==> flow/design.v <==
module decoder 
#(
	parameter width = 7
)
(
	input  [3:0]         SW,
	output [width - 1:0] HEX
);
	assign HEX = (SW == 4'b0000) ? 7'b1000000 :
					 (SW == 4'b0001) ? 7'b1111001 :
					 (SW == 4'b0010) ? 7'b0100100 :
					 (SW == 4'b0011) ? 7'b0110000 :
					 (SW == 4'b0100) ? 7'b0011001 :
					 (SW == 4'b0101) ? 7'b0010010 :
					 (SW == 4'b0110) ? 7'b0000010 :
					 (SW == 4'b0111) ? 7'b1111000 :
					 (SW == 4'b1000) ? 7'b0000000 :
					 (SW == 4'b1001) ? 7'b0010000 :
					 7'b0111111;
endmodule
module decoder_hex 
(
	input  [7:0] in,
	output [6:0] HEX0,
	output [6:0] HEX1,
	output [6:0] HEX2
);
	wire [7:0] in1;
	wire [7:0] in2;
	wire [7:0] in3;
	wire [7:0] n1;
	wire [7:0] n2;
	wire [7:0] n3;
	assign in1 = in % 8'd10;
	assign n1 = in % 8'd100;
	assign n2 = n1 - in1;
	assign in2 = n2 / 8'd10;
	assign n3 = in - n1;
	assign in3 = n3 / 8'd100;
	decoder		H0(in1[3:0], HEX0),
					H1(in2[3:0], HEX1),
					H2(in3[3:0], HEX2);
endmodule
module uart #(
    parameter data_width = 8,
	 parameter ascii_zero = 48
)
(
	input        clk, 
	input        rst,
	input        rx_data_bit,
	output       rx_done,
	output       tx_data_bit,
	input  [data_width-1:0] data_tx,
	input        tx_en,
	output       tx_done,
	output [data_width-1:0] recieved_data,
	output [6:0] HEX0,
	output [6:0] HEX1,
	output [6:0] HEX2
);
	wire [12:0] clks_per_bit;
	assign clks_per_bit = 5208;
	uart_rx R0(
		.data_bit(rx_data_bit),
		.clk(clk),
		.rst(rst),
    	.CLKS_PER_BIT(clks_per_bit),
		.done(rx_done),
		.data_bus(recieved_data)
	);
	uart_tx T0(
		.data_bus(data_tx),
		.clk(clk),
		.rstn(rst), 
    	.CLKS_PER_BIT(clks_per_bit),
		.run(tx_en),  
		.done(tx_done),
		.data_bit(tx_data_bit)
	);		
	decoder_hex D0(
	.in(recieved_data),
	.HEX0(HEX0),
	.HEX1(HEX1),
	.HEX2(HEX2)
);
endmodule
module uart_rx
#(
    parameter data_width   = 8,
              IDLE         = 3'b000,
              START_BIT    = 3'b001,
              DATA_BITS    = 3'b010, 
              STOP_BIT     = 3'b011,
              DONE         = 3'b101,
              ERROR_ST     = 3'b110
) 
(
    input                     data_bit,
    input                     clk,
    input                     rst,
	 input [12:0]              CLKS_PER_BIT,
    output                    done,
    output [data_width - 1:0] data_bus
);
    reg [2:0] PS;
    reg [2:0] NS;
    reg [2:0]  bit_counter;
    reg [12:0] clk_counter;
    reg [data_width - 1:0] data_bus_wire;
    assign done      = (PS == DONE);
    assign data_bus  = data_bus_wire;
    always @(posedge clk) begin
        if (!rst) begin
            PS <= IDLE;
        end
        else begin
            PS <= NS;
        end
    end
    always @(negedge clk) begin
        clk_counter   <= clk_counter;
        bit_counter   <= bit_counter;
        data_bus_wire <= data_bus_wire;
        case (PS)
            IDLE: begin
                clk_counter <= 0;
                bit_counter <= 0;
                if (data_bit == 1'b0) begin
                end
            end
            START_BIT: begin
                if (clk_counter == CLKS_PER_BIT / 2) begin
                    if (data_bit == 1'b0) begin
                        clk_counter <= 0;
                    end
                end
                else begin
                    clk_counter <= clk_counter + 1;
                end
            end
            DATA_BITS: begin
                if (clk_counter < CLKS_PER_BIT - 1) begin
                    clk_counter <= clk_counter + 1;
                end
                else begin
                    clk_counter <= 0;
                    data_bus_wire[bit_counter] <= data_bit;
                    if (bit_counter < data_width - 1) begin
                        bit_counter <= bit_counter + 1;
                    end
                end
            end
            STOP_BIT: begin
                if (clk_counter < CLKS_PER_BIT - 1) begin
                    clk_counter <= clk_counter + 1;
                end
                else begin
                    clk_counter <= 0;
                end
            end
            ERROR_ST: begin
            end
            DONE: begin
            end
            default: begin
                clk_counter <= 0;
                bit_counter <= 0;
                data_bus_wire <= 0;
            end
        endcase
    end
    always @(negedge clk) begin
        NS <= PS;
        case (PS)
            IDLE: begin
                NS <= (data_bit == 1'b0) ? START_BIT : IDLE;
            end
            START_BIT: begin
                NS <= (clk_counter == CLKS_PER_BIT / 2 && data_bit == 1'b0) ? DATA_BITS : 
                      (clk_counter == CLKS_PER_BIT / 2 && data_bit == 1'b1) ? ERROR_ST : START_BIT;
            end
            DATA_BITS: begin
                if (clk_counter == CLKS_PER_BIT - 1) begin
                    NS <= (bit_counter < data_width - 1) ? DATA_BITS : STOP_BIT;
                end
            end
            STOP_BIT: begin
                NS <= (clk_counter == CLKS_PER_BIT - 1) ? DONE : STOP_BIT;
            end
            ERROR_ST: begin
                NS <= ERROR_ST;
            end
            DONE: begin
                NS <= IDLE;
            end
            default: begin
                NS <= IDLE;
            end
        endcase
    end
endmodule
module uart_tx
#(
    parameter data_width   = 8,
              IDLE         = 3'b000,
              START_BIT    = 3'b001,
              DATA_BITS    = 3'b010,
              STOP_BIT     = 3'b011,
              DONE         = 3'b101
)
(
    input [data_width - 1:0] data_bus,
    input                    clk,
    input                    rstn,
    input [12:0]              CLKS_PER_BIT,
    input                    run,
    output                   done,
    output                   data_bit
);
    reg [2:0] PS;
    reg [2:0] NS;
    reg [12:0] clk_counter;
    reg [2:0]  bit_counter;
    reg        data_reg;
    assign done         = PS == DONE;
    always @(posedge clk) begin
        if (!rstn) begin
            PS <= IDLE;
        end
        else begin
            PS <= NS;
        end
    end
    always @(negedge clk) begin
        data_reg<=1'b1;
        clk_counter<=clk_counter;
        bit_counter<=bit_counter;
        case (PS)
            IDLE: begin
                data_reg <=1'b1;
                bit_counter <=0;
                clk_counter <=0;
                if (!run) begin
                end
            end
            START_BIT: begin
                data_reg <=1'b0;
                if (clk_counter < CLKS_PER_BIT - 1) begin
                    clk_counter <=clk_counter + 1'b1;
                end
                else begin
                    clk_counter <=0;
                end
            end
            DATA_BITS: begin
                data_reg <=data_bus[bit_counter];
                if (clk_counter < CLKS_PER_BIT - 1) begin
                    clk_counter <=clk_counter + 1'b1;
                end
                else begin
                    clk_counter <=0;
                    if (bit_counter < 7) begin
                        bit_counter <=bit_counter + 1'b1;
                    end
                end
            end
            STOP_BIT: begin
                data_reg <=1'b1;
                if (clk_counter < CLKS_PER_BIT - 1) begin
                    clk_counter <=clk_counter + 1'b1;
                end
                else begin
                    clk_counter <=0;
                end
            end
            DONE: begin
            end
            default: begin
                data_reg <=1'b1;
                clk_counter <=0;
                bit_counter <=0;
            end
        endcase
    end
    always @(negedge clk) begin
        NS <=PS;
        case (PS)
            IDLE: begin
                NS <=(!run) ? START_BIT : IDLE;
            end
            START_BIT: begin
                NS <=(clk_counter == CLKS_PER_BIT - 1) ? DATA_BITS : START_BIT;
            end
            DATA_BITS: begin
                if (clk_counter == CLKS_PER_BIT - 1) begin
                    if (bit_counter < 7) begin
                        NS <=DATA_BITS;
                    end else begin
                        NS <=STOP_BIT;
                    end
                end
            end
            STOP_BIT: begin
                NS<=(clk_counter == CLKS_PER_BIT - 1) ? DONE : STOP_BIT;
            end
            DONE: begin
                NS<=IDLE;
            end
            default: begin
                NS<=IDLE;
            end
        endcase
    end
    assign data_bit = data_reg;
endmodule
; Step by step through the tools: uart
; What the tools print for uart, step after step.
; Lines are those of the file above, counted from 1.
; Operators carry their Yosys type and port widths (W data, S select, Z words).
; Library cell names are shortened.
; The mark -- stands for no value.
[design]
design = uart
clock_port = clk
lib = sky130hd
corner = tt_025C_1v80

; Word-level counts
; Source: Yosys, flattened and elaborated, memories not mapped. Widths are those after wreduce. Registers that Yosys merges into a memory's read port (data or address) are not register bits. Print and check cells do not count. Equal cells are merged and count once.
[op_classes]
addsub = 7
n_div = 4
cmp = 4
n_eq = 44
shift = 3
muxes = 58
logic = 8
reduce_logical = 17
[op_table]
columns = op, n
row1 = $mux W7, 24
row2 = $div A8 B7 Y8 const B, 1
row3 = $mod A8 B7 Y8 const B, 1
row4 = $mux W13, 4
row5 = $eq A4 B3 Y1 const B, 12
row6 = $pmux W13 S3, 1
row7 = $mux W6, 6
row8 = $div A8 B4 Y8 const B, 1
row9 = $mod A8 B4 Y8 const B, 1
row10 = $mux W3, 10
row11 = $add A13 B1 Y13 const B, 2
row12 = $lt A13 B13 Y1 const B, 2
row13 = $eq A13 B13 Y1 const B, 2
row14 = $pmux W13 S2, 1
row15 = $eq A4 B2 Y1 const B, 6
row16 = $eq A4 B4 Y1 const B, 6
row17 = $sub A8 B8 Y8, 2
row18 = $pmux W8 S2, 1
row19 = $pmux W3 S5, 1
row20 = $eq A13 B12 Y1 const B, 1
row21 = $eq A3 B2 Y1 const B, 4
row22 = $eq A4 B1 Y1 const B, 3
row23 = $logic_not A4 Y1, 3
row24 = $pmux W3 S4, 1
row25 = $pmux W3 S2, 2
row26 = $eq A3 B3 Y1 const B, 3
row27 = $shift A1 B4 Y8, 1
row28 = $shift A1 B4 Y8 const A, 1
; Not listed: further kinds 24, cells in them 42.
[word_totals]
reg_bits = 53
input_bits = 12
output_inout_bits = 32
elab_cells = 155

; Longest topological paths
; Depth = most cells in a row (Yosys ltp): at word level without a register or memory, in the mapped netlist without a sequential cell, where the memories' decode and read muxes count.
[depth]
depth_word = 14
ABC_AREA = 0
mapped_depth = 30

; After synthesis
; Source: synth_stat.txt of the flow (Yosys; design flattened, memories mapped). It holds for the ABC_AREA given above (unset counts as 0); a run with the other value may have another netlist.
; Totals and module areas in this step are rounded.
[by_type]
columns = cell_type, n
row1 = edfxtp_1, 40
row2 = nor2_1, 94
row3 = ha_1, 23
row4 = xnor2_1, 32
row5 = dfxtp_1, 13
row6 = a21oi_1, 43
row7 = nand2_1, 56
row8 = o21ai_0, 34
row9 = xor2_1, 18
row10 = inv_1, 32
row11 = nand3_1, 22
row12 = and2_1, 14
row13 = mux2i_1, 8
row14 = nand2b_1, 12
row15 = buf_2, 14
row16 = xnor2_2, 4
row17 = nor2b_1, 10
row18 = nor3_1, 12
; Other cell types: 77; their cells: 199.
[synth_totals]
stdcells = 680
synth_area_um2 = 5560
sequential_area_um2 = 1460
flip_flops = 53
buf_cells = 35
; The figures by module come from a second, unflattened synthesis with its own total; it is not the netlist above.
[unflattened]
cells_unflattened = 773
area_unflattened_um2 = 6460
; Each row is one instance without its submodules.
[modules]
columns = mod, instances, cells, area_um2, mod_seq_area_um2
row1 = uart_rx, 1, 238, 2230, 841
row2 = decoder_hex, 1, 301, 2020, 0.0
row3 = uart_tx, 1, 166, 1760, 621
row4 = decoder, 3, 22, 148, 0.0
row5 = uart, 1, 2, 7.5, 0.0

Add stored flow runs of uart

Flow measurements of uart on sky130hd: 2 stored runs with different settings, listed in no order. Input and output delays are each 20% of the period that was set; the output load is 0.01 pF.
Values from the reports are rounded here.

# run 1
==> flow/run.sh <==
#!/bin/bash
# the make line also repeats the synthesis and layout settings of config.mk as NAME=value (left out here)
make -C /OpenROAD-flow-scripts/flow DESIGN_CONFIG=/design/flow/config.mk WORK_HOME=/design/flow/orfs CLKGATE_MAP_FILE= finish
==> flow/config.mk <==
export PLATFORM = sky130hd
export DESIGN_NAME = uart
export DESIGN_NICKNAME = uart
export VERILOG_FILES = /design/flow/design.v
export SDC_FILE = /design/flow/constraint.sdc
export NUM_CORES = 4
export LEC_CHECK = 0
export ABC_AREA = 0
export CAP_MARGIN = 20
export CORE_MARGIN = 10
export CORE_UTILIZATION = 43
export CTS_CLUSTER_DIAMETER = 278
export CTS_CLUSTER_SIZE = 78
export MAX_ROUTING_LAYER = met4
export PLACE_DENSITY_LB_ADDON = 0.29
export SETUP_SLACK_MARGIN = 0.31
export SLEW_MARGIN = 0
export TNS_END_PERCENT = 75
==> flow/constraint.sdc <==
create_clock -name core_clock -period 14.8 [get_ports {clk}]
set_input_delay 2.9600 -clock core_clock [delete_from_list [all_inputs] [get_ports {clk}]]
set_output_delay 2.9600 -clock core_clock [all_outputs]
set_load 0.01 [all_outputs]

==> run 1: results <==
ys_area_um2=5560
die_footprint_um2=17900
layout_stdcell_area_um2=8250
fin_ws_ns=-1.70
setupTns_ns=-13.1
fin_hold_ws_ns=0.611

# run 2
==> flow/run.sh <==
#!/bin/bash
# the make line also repeats the synthesis and layout settings of config.mk as NAME=value (left out here)
make -C /OpenROAD-flow-scripts/flow DESIGN_CONFIG=/design/flow/config.mk WORK_HOME=/design/flow/orfs CLKGATE_MAP_FILE= finish
==> flow/config.mk <==
export PLATFORM = sky130hd
export DESIGN_NAME = uart
export DESIGN_NICKNAME = uart
export VERILOG_FILES = /design/flow/design.v
export SDC_FILE = /design/flow/constraint.sdc
export NUM_CORES = 4
export LEC_CHECK = 0
export CAP_MARGIN = 20
export CELL_PAD_IN_SITES_GLOBAL_PLACEMENT = 2
export CORE_MARGIN = 2
export CORE_UTILIZATION = 50
export GPL_TIMING_DRIVEN = 1
export MAX_ROUTING_LAYER = met4
export PLACE_DENSITY = 0.49
export SETUP_SLACK_MARGIN = 3.79
export SLEW_MARGIN = 20
export TNS_END_PERCENT = 95
==> flow/constraint.sdc <==
create_clock -name core_clock -period 27.3 [get_ports {clk}]
set_input_delay 5.4600 -clock core_clock [delete_from_list [all_inputs] [get_ports {clk}]]
set_output_delay 5.4600 -clock core_clock [all_outputs]
set_load 0.01 [all_outputs]

==> run 2: results <==
ys_area_um2=5560
die_footprint_um2=12000
layout_stdcell_area_um2=7310
fin_ws_ns=1.87
setupTns_ns=0.000
fin_hold_ws_ns=0.591
